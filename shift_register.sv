==> flow/design.v <==
module shift_register (clk, reset ,data0, data1, data2, data3, data4, data5, data6, data7);
input logic clk;
input logic reset;
output logic [6:0] data0, data1, data2, data3, data4, data5, data6, data7;
always @(posedge clk)
	begin
		if (reset == 1'b0)
		 begin
				data0 <= 'd1;
				data1 <= 'd2;
				data2 <= 'd5;
				data3 <= 'd15;
				data4 <= 'd35;
				data5 <= 'd50;
				data6 <= 'd75;
				data7 <= 'd100;
		 end
		else
		 begin
				data0 <= data7;
				data1 <= data0;
				data2 <= data1;
				data3 <= data2;
				data4 <= data3;
				data5 <= data4;
				data6 <= data5;
				data7 <= data6;
		 end
	end
endmodule
* Reports on shift_register
The steps from the RTL of shift_register to its reports follow in flow order. Lines are those of the file above, counted from 1. Operators carry their Yosys type and port widths (W data, S select, Z words). Cell names lack the library's common part. The mark -- stands for no value.
Set-up: top shift_register, clock port clk, cell library sky130hd, corner tt_025C_1v80

* After elaboration
Counts by Yosys on the flattened word-level netlist (proc, flatten, opt, wreduce; memories kept). Register bits leave out memories and registers merged into their read ports (data or address); mux counts leave out enables and synchronous resets folded into registers. Print and check cells are left out. Cells with the same type and inputs are merged into one.
Word-level totals: bits in read-only memories 0, bits in registers 56, bits of input ports 2, clocked read ports x word width 0, elaborated cells 8, latch bits 0, output and inout bits 56, bits in writable memories 0, memories kept 0
Cells by class: bitwise logic cells 0, multipliers 0, reduce/logical cells 0, add/subtract/negate cells 0, magnitude comparators 0, equal/unequal tests 0, div/mod/pow operators 0, shift-type cells 0, multiplexer cells 0

* Longest topological paths
Depth = most cells in a row (Yosys ltp): at word level without a register or memory, in the mapped netlist without a sequential cell, where the memories' decode and read muxes count.
Depth: depth in word-level cells 0, ABC_AREA 0, depth in mapped cells 3, mapped depth without buffers 1

* Mapped cells and area
The flow's flattened synthesis, as Yosys stat reports it; memories are mapped. The netlist is that of the ABC_AREA named above (0 if unset); the other value can give another one. The area totals of this step are shown rounded.
Mapped netlist: buffer cells 6, flip-flops 56, synthesis area 1510 sq um, standard cells after synthesis 118
Cell types (count):
- dfxtp_1 | 56
- and2_1 | 35
- nand2b_1 | 21
- buf_4 | 5
- clkbuf_2 | 1

* Path before layout
OpenSTA on the mapped netlist: ideal clock, no wires. The path of least setup slack (recovery checks aside). Input and output delay are each 20% of the period. Register names are those of the netlist, which keeps one name where synthesis merged equal registers.
Timing path after synthesis: path kind input-to-reg, start point input reset, end point register data0[1], external input delay 0.123 ns, arrival time 0.529 ns, path delay 0.521 ns, buffers on the path 2, data required time 0.499 ns, driving pins on the path 3, slack -0.030 ns, time at the first pin 0.123 ns, clock period 0.614 ns, synthesis period reached 0.644 ns
"path delay" = arrival - input delay + setup time. "driving pins on the path" counts driving pins, that of a launching flip-flop among them; a cell with two outputs on the path counts twice. "synthesis period reached" = period - worst setup slack (recovery checks aside). The figure is calculated, with input and output delays left at 20% of the set period.
Between the ends, after synthesis: cell sequence buf_4 > buf_4 > and2_1, cells in the longest elaborated chain 0, elaborated cells between the ends (all ways) 0, source lines of those cells 0
RTL lines, path after synthesis:
- start, declared | line 3 | input logic reset;
- end, assigned | line 9 | data0 <= 'd1;
- end, assigned | line 20 | data0 <= data7;
- end, declared | line 4 | output logic [6:0] data0, data1, data2, data3, data4, data5, data6, data7;

* Timing after layout
From the final timing report of run 1: the path of least setup slack in the routed layout; clock arrival at registers is part of the times.
Timing path post-layout: path kind reg-to-output, start point register data2[6], end point output data2[6], time at the first pin 0.29 ns, arrival time 0.76 ns, buffers on the path 1, slack -0.19 ns, data required time 0.56 ns, clock period 0.701 ns, driving pins on the path 2
Between the ends, post-layout: cell sequence dfxtp_2 > buf_6, cells in the longest elaborated chain 0, elaborated cells between the ends (all ways) 0, source lines of those cells 0
RTL lines, path post-layout:
- start, declared | line 4 | output logic [6:0] data0, data1, data2, data3, data4, data5, data6, data7;
- start, assigned | line 11 | data2 <= 'd5;
- start, assigned | line 22 | data2 <= data1;
- end, declared | line 4

# Flow runs of shift_register

Record of 2 stored runs of the RTL-to-layout flow on shift_register, platform sky130hd. The runs are unordered. Constraints: input delay and output delay 20% of the set period each, output load 0.01 pF.
By "achieved clock period" is meant the clock period of the run minus its worst setup slack. This is arithmetic on one report: input and output delays are still those of the set period (20% each).
"worst path time": the worst setup path's part of the clock period (all of it between registers, 20% less for each end at a port) less its slack. A launch clock that arrives late makes it longer, a capture clock that arrives late makes it shorter.
"total power after layout" rests on the timing tool's default activity at the inputs, not on a simulated workload.
Values from the reports are rounded here.

* Run 1 | settings: period_ns 0.701; CORE_UTILIZATION 45; SETUP_SLACK_MARGIN -0.03; PLACE_DENSITY_LB_ADDON 0.11; CORE_ASPECT_RATIO 0.59; CORE_MARGIN 9; CELL_PAD_IN_SITES_GLOBAL_PLACEMENT 1; TNS_END_PERCENT 35; CTS_CLUSTER_SIZE 16; CTS_CLUSTER_DIAMETER 72; CAP_MARGIN 10; SLEW_MARGIN 30; MAX_ROUTING_LAYER met5 | results: area of the die 5850 sq um; worst setup slack after layout -0.195 ns; worst hold slack after layout 0.393 ns; post-synthesis cell area 1510 sq um; standard-cell area after layout 2370 sq um; total power after layout 5.77 mW; achieved clock period 0.896 ns; setup TNS -9.94 ns; worst path time 0.76 ns; kind of the worst setup path reg-to-output
* Run 2 | settings: period_ns 0.774; CORE_UTILIZATION 18; SETUP_SLACK_MARGIN -0.02; PLACE_DENSITY 0.4; CELL_PAD_IN_SITES_GLOBAL_PLACEMENT 2; TNS_END_PERCENT 80; CTS_CLUSTER_DIAMETER 394; MIN_ROUTING_LAYER met2; CAP_MARGIN 20; CORE_MARGIN 2; SLEW_MARGIN 20 | results: area of the die 9160 sq um; worst setup slack after layout -0.147 ns; worst hold slack after layout 0.449 ns; post-synthesis cell area 1510 sq um; standard-cell area after layout 2620 sq um; total power after layout 5.83 mW; achieved clock period 0.921 ns; setup TNS -7.26 ns; worst path time 0.77 ns; kind of the worst setup path reg-to-output
